==> flow/design.v <==
module transmit_fsm(
    input               clk,
    input               tx_ready,
    input        [15:0] ram_in,
    output logic        start_tx,
    output logic [9:0]  ram_addr,
    output logic [7:0]  tx_data
);
logic [31:0] counter;
logic is_high_byte;
logic [7:0] start_sequence[0:5];
logic [1:0]wait_counter;
initial begin
    counter = 0;
    is_high_byte = 0;
    start_sequence[0] = "l";
    start_sequence[1] = "a";
    start_sequence[2] = "u";
    start_sequence[3] = "n";
    start_sequence[4] = "c";
    start_sequence[5] = "h";
end
always_ff @(posedge clk) begin
    if(tx_ready) begin
        if(counter == (6 + 1024)) begin
            counter <= 0;
            ram_addr <= 0;
        end
        else begin
            if(wait_counter != 1) wait_counter = wait_counter + 1;
            else begin
                wait_counter = 0;
                if(counter < 6) begin
                    tx_data <= start_sequence[counter];
                    counter = counter + 1;
                end
                else begin
                    if(is_high_byte) begin
                        is_high_byte <= 0;
                        tx_data <= ram_in[7:0];
                        counter <= counter + 1;
                        ram_addr <= counter;
                    end
                    else begin
                        is_high_byte <= 1;
                        tx_data <= ram_in[15:8];
                    end
                end
                start_tx <= 1;
            end
        end   
    end
    else start_tx <= 0;
end
endmodule
## Reports on transmit_fsm

The steps from the RTL of transmit_fsm to its reports follow in flow order.
Lines are those of the file above, counted from 1.
Cell names lack the library's common part.
The mark -- stands for no value.

| set-up | value |
|---|---|
| design top | transmit_fsm |
| clock input | clk |
| standard-cell library | sky130hd |
| corner | tt_025C_1v80 |

## Word-level counts

Counts by Yosys on the flattened word-level netlist (proc, flatten, opt, wreduce; memories kept). Register bits leave out memories and registers merged into their read ports (data or address). Print and check cells are left out. Cells with the same type and inputs are merged into one.
Yosys's memory passes give these memory sizes; they may raise the number of words (mostly to a power of two), join words into wider ones and drop unused or constant bits.

| word-level totals | value |
|---|---|
| bits of input ports | 18 |
| cells after elaboration | 32 |
| memories | 1 |
| ROM bits | 30 |
| register bits after elaboration | 54 |
| output and inout port bits | 19 |

Memories:

| name | depth | width | rd ports | wr ports | line | text |
|---|---|---|---|---|---|---|
| start_sequence | 6 | 5 | 1 | 0 | 11 | `logic [7:0] start_sequence[0:5];` |

| cells by class | value |
|---|---|
| muxes and demuxes | 9 |
| add/subtract/negate cells | 2 |
| reduce/logical cells | 6 |
| $lt $le $gt $ge | 1 |
| equal/unequal tests | 4 |
| bitwise gates (word level) | 3 |

Operator list:

| cell | count |
|---|---|
| 32-bit 2-to-1 mux | 3 |
| 32-bit by 1-bit adder with 32-bit output with constant B | 1 |
| 32-bit by 11-bit == test with 1-bit output with constant B | 1 |
| 32-bit by 3-bit < comparator with 1-bit output with constant B | 1 |
| 10-bit 2-to-1 mux | 3 |
| 8-bit 2-to-1 mux | 2 |
| 4-bit AND reduction | 2 |
| 2-bit inequality test with constant B | 2 |
| 2-bit AND reduction | 2 |
| 1-bit inverter | 3 |
| 3-bit AND reduction | 1 |
| 2-bit by 1-bit adder with 2-bit output with constant B | 1 |
| 2-bit by 1-bit inequality test with 1-bit output with constant B | 1 |
| 2-bit nonzero test | 1 |
| 1-bit 2-to-1 mux | 1 |

## Logic depth

Longest topological path by Yosys (ltp), each cell counted once; first at word level (registers and memories cut), then after technology mapping (sequential cells cut; the memories' decode and read muxes count).

| logic depth | value |
|---|---|
| word-level depth | 4 |
| ABC_AREA | 0 |
| gate-level depth with buffers | 7 |
| depth with buffers taken out | 6 |

## Synthesis result

The flow's flattened synthesis, as Yosys stat reports it; memories are mapped. The netlist is that of the ABC_AREA named above (0 if unset); the other value can give another one.
The area totals of this step are shown rounded.

Cells by type:

| cell | count | total area (um2) |
|---|---|---|
| edfxtp_1 | 53 | 1.59E+03 |
| xor2_1 | 21 | 183.926 |
| nor4_1 | 15 | 93.84 |
| mux2i_1 | 8 | 80.077 |
| xnor2_1 | 9 | 78.826 |
| nor2_1 | 20 | 75.072 |
| nand3_1 | 12 | 60.058 |
| ha_1 | 4 | 50.048 |
| inv_1 | 12 | 45.043 |
| nor4_4 | 2 | 42.541 |
| nand2_1 | 11 | 41.29 |
| nor3_1 | 8 | 40.038 |
| and4_1 | 4 | 35.034 |
| nand4_1 | 5 | 31.28 |
| clkbuf_1 | 8 | 30.029 |
| buf_6 | 2 | 22.522 |
| or4_4 | 2 | 22.522 |
| a211o_2 | 2 | 20.019 |

Other cell types: 18; their cells: 29.

| mapped netlist | value |
|---|---|
| flip-flop cells | 54 |
| sequential area | 1610 um2 |
| synthesis area | 2760 um2 |
| standard cells after synthesis | 227 |
| buffers | 16 |

## Worst setup path after synthesis

Path of least setup slack by OpenSTA after synthesis, without wires, with an ideal clock, recovery checks aside; 20% of the period is set as input and as output delay. Where synthesis merged equal registers, the netlist keeps one of their names.

| path post-synthesis | value |
|---|---|
| path type | reg2reg |
| from | reg counter[8] |
| to | reg counter[0] |
| period | 4.27 ns |
| arrival time | 3.019 ns |
| driving pins on the path | 6 |
| library setup time | 0.424 ns |
| path buffers | 1 |
| slack | 0.826 ns |
| path delay | 3.443 ns |
| synthesis period reached | 3.444 ns |

"path delay" = arrival - input delay + setup time.
"driving pins on the path": output pins that drive a net of the path, with the launching flip-flop's if there is one; two outputs of one cell count as two.
"synthesis period reached" is the clock period less the worst setup slack; recovery checks do not enter. This is arithmetic on one report: input and output delays are still those of the set period (20% each).
Between the ends stands the longest chain of elaborated cells between them, by number of cells; it is not shown to be the way that was timed. Of several equally long chains one is given.
A line is the first line of the expression or statement that the cell stems from. Yosys adds cells for indexed reads and writes and turns some case tables into memories.
At most two assigning lines are given for a register; there are more.

| on the way, post-synthesis | value |
|---|---|
| path through | edfxtp_1 -> buf_6 -> or4_4 -> nor4_4 -> o21ai_0 -> a221oi_2 |
| cells in the longest elaborated chain | 3 |
| elaborated cells between the ends (all ways) | 4 |
| classes of those cells | compare: 1; eq/ne: 1; mux: 2 |

Ends and longest elaborated chain, post-synthesis:

| element | line | text |
|---|---|---|
| start, declared | 9 | `logic [31:0] counter;` |
| start, assigned | 35 | `counter = counter + 1;` |
| start, assigned | 41 | `counter <= counter + 1;` |
| 32-bit by 3-bit < comparator with 1-bit output | 33 | `if(counter < 6) begin` |
| 32-bit 2-to-1 mux | 33 |  |
| 32-bit 2-to-1 mux | 30 | `if(wait_counter != 1) wait_counter = wait_counter + 1;` |
| end, assigned | 35 |  |
| end, assigned | 41 |  |
| end, declared | 9 |  |

Lab notebook: transmit_fsm

Settings of 2 stored flow runs for module transmit_fsm (sky130hd), not sorted in any way. The constraints put input and output delay at 20% of the set period each and load the outputs with 0.01 pF.
Settings: n/a = not set for that run.

| run | period_ns | CORE_UTILIZATION | SETUP_SLACK_MARGIN | PLACE_DENSITY_LB_ADDON | CORE_ASPECT_RATIO | CORE_MARGIN | CELL_PAD_IN_SITES_DETAIL_PLACEMENT | TNS_END_PERCENT | GPL_ROUTABILITY_DRIVEN | CAP_MARGIN | SLEW_MARGIN | PLACE_DENSITY | CELL_PAD_IN_SITES_GLOBAL_PLACEMENT | ABC_AREA |
|---|---|---|---|---|---|---|---|---|---|---|---|---|---|---|
| stored run 1 | 3.04 | 55 | 0.69 | 0.26 | 1.64 | 10 | 2 | 95 | 0 | 15 | 20 | n/a | n/a | n/a |
| stored run 2 | 6.03 | 51 | n/a | n/a | n/a | 9 | 2 | n/a | 1 | 20 | 0 | 0.45 | 2 | 1 |

Stored run 1: no final report: clock tree synthesis broke off with DPL-0033
Stored run 2: no final report: placement broke off with GPL-0301
